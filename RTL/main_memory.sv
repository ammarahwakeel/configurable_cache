==> flow/design.v <==
module main_memory (
    input clk,
    input read_en,                     
    input [31:0] address,
    output reg [127:0] block_out,      
    output reg ready                   
);
    reg [31:0] base_address;
    integer i;
    always @(posedge clk) begin
        if (read_en) begin
            base_address = {address[31:4], 4'b0000};   
            ready = 1;
            for (i = 0; i < 4; i = i + 1) begin
                block_out[i*32 +: 32] = base_address + i;   
            end
        end else begin
            ready = 0;
        end
    end
endmodule
# Reports on main_memory
# Tool output for the design above, in the order of the flow.
# Line numbers count from 1 in the design file above.
# The mark -- stands for no value.
dict set report setup {
  design {main_memory}
  clk_port {clk}
  cell_library {sky130hd}
  pvt_corner {tt_025C_1v80}
}

# Elaborated design
# Source: Yosys, flattened and elaborated, memories not mapped. Widths are those after wreduce; folded enables and synchronous resets count as part of the registers. Registers that Yosys merges into a memory's read port (data or address) are not register bits. Print and check cells do not count. Equal cells are merged and count once.
dict set report classes {
  n_addsub 3
  muxes 1
}
# cell n
set op_table {}
lappend op_table {{32-bit by 2-bit adder with 32-bit output with constant B} 2}
lappend op_table {{32-bit by 1-bit adder with 32-bit output with constant B} 1}
lappend op_table {{1-bit two-way mux} 1}
dict set report bits {
  ff_bits 125
  input_bits 34
  out_inout_bits 129
  wordCells 9
}

# Logic depth
# Depth = most cells in a row (Yosys ltp): at word level without a register or memory, in the mapped netlist without a sequential cell, where the memories' decode and read muxes count.
dict set report depth {
  word_depth 1
  abc_area 0
  depth_mapped 1
  mapped_depth_nobuf 0
}

# Synthesis result
# Yosys stat after the flow's synthesis: flattened, memories mapped to cells. It holds for the ABC_AREA given above (unset counts as 0); a run with the other value may have another netlist.
dict set report mapped {
  mapped_cells 131
  synth_area_um2 1619.1
  seq_area_um2 860.8
  ffs 29
  buffers 100
}
# cell_type n area_total_um2
set types {}
lappend types {sky130_fd_sc_hd__edfxtp_1 28 840.806}
lappend types {sky130_fd_sc_hd__buf_4 100 750.72}
lappend types {sky130_fd_sc_hd__dfxtp_1 1 20.019}
lappend types {sky130_fd_sc_hd__conb_1 2 7.507}

# Worst setup path after synthesis
# Source: OpenSTA report_checks on the synthesized netlist (no wires, ideal clock, input and output delay 20% of the period each), path of least setup slack; recovery checks are left aside. Register names are those of the netlist, which keeps one name where synthesis merged equal registers.
dict set report synth_path {
  path_type {register to output}
  startpoint {register block_out[100]}
  endpoint {output block_out[100]}
  period_ns 0.906
  out_delay_ns 0.181
  launch_ns 0.000
  t_arrival_ns 0.612
  t_required_ns 0.725
  slack_ns 0.113
  delay_ns 0.612
  stages 2
  path_buffers 1
  synth_period_reached_ns 0.793
}
# "delay_ns" = arrival - input delay + setup time.
# At an output port there is no setup time.
# "stages": output pins that drive a net of the path, with the launching flip-flop's if there is one; two outputs of one cell count as two.
# "synth_period_reached_ns" = period - worst setup slack (recovery checks aside). The figure is calculated, with input and output delays left at 20% of the set period.
dict set report synth_via {
  cell_sequence {sky130_fd_sc_hd__edfxtp_1 -> sky130_fd_sc_hd__buf_4}
  elab_chain_cells 0
  cone_cells 0
  lines_between 0
}
# item line
set synth_rtl {}
lappend synth_rtl {{from (decl)} 5} ;# output reg [127:0] block_out,
lappend synth_rtl {{from (assign)} 15} ;# block_out[i*32 +: 32] = base_address + i;
lappend synth_rtl {{to (decl)} 5}

# Path in the finished layout
# Path of least setup slack in the final report of record 2 (OpenROAD, finished layout, wires in). Where an end is a register, its clock arrival counts in the times.
dict set report layout_path {
  path_type {register to output}
  startpoint {register (no name shown)}
  endpoint {output block_out[83]}
  period_ns 0.896
  out_delay_ns 0.18
  launch_ns 0.27
  t_arrival_ns 0.98
  t_required_ns 0.72
  slack_ns -0.26
  stages 3
  path_buffers 2
}
dict set report layout_via {
  cell_sequence {sky130_fd_sc_hd__edfxtp_1 -> sky130_fd_sc_hd__buf_4 -> sky130_fd_sc_hd__buf_6}
}
# item line
set layout_rtl {}
lappend layout_rtl {{to (decl)} 5} ;# output reg [127:0] block_out,
# Chain of elaborated cells between the ends: none given.

; Design main_memory on sky130hd. What follows are 2 stored runs of the flow, each under its own settings; their order means nothing. The constraints put input and output delay at 20% of the set period each and load the outputs with 0.01 pF.
; "clock_period_reached_ns": clock period set for the run, less the worst setup slack. It is reckoned from that one timing run; input and output delays stay at 20% of the period that was set.
; "critical_path_time_ns": the worst setup path's part of the clock period (all of it between registers, 20% less for each end at a port) less its slack. A launch clock that arrives late makes it longer, a capture clock that arrives late makes it shorter.
; "total_power_mw": no workload was simulated; the value follows from the tool's default switching activity.

[record 1: settings]
period_ns = 0.641
CORE_UTILIZATION = 71
PLACE_DENSITY_LB_ADDON = 0.03
CORE_MARGIN = 7
CELL_PAD_IN_SITES_GLOBAL_PLACEMENT = 1
TNS_END_PERCENT = 55
GPL_ROUTABILITY_DRIVEN = 0
CTS_CLUSTER_DIAMETER = 331
SLEW_MARGIN = 5
MIN_ROUTING_LAYER = met2
MAX_ROUTING_LAYER = met4
CAP_MARGIN = 20
[record 1: results]
outcome = not finished: placement ended with error FLW-0024

[record 2: settings]
period_ns = 0.896
SETUP_SLACK_MARGIN = 0.01
CAP_MARGIN = 20
CORE_MARGIN = 2
CORE_UTILIZATION = 40
SLEW_MARGIN = 20
[record 2: results]
total_power_mw = 3.571
timing.setup.tns_ns = -16.370
holdWs_ns = 0.459
die_footprint_um2 = 4572.5
synth_area_um2 = 1619.1
final_cell_area_um2 = 2100.8
clock_period_reached_ns = 1.160
critical_path_time_ns = 0.98
worstPathKind = register to output
fin_util_pct = 53.3
worstSetupSlack_ns = -0.264
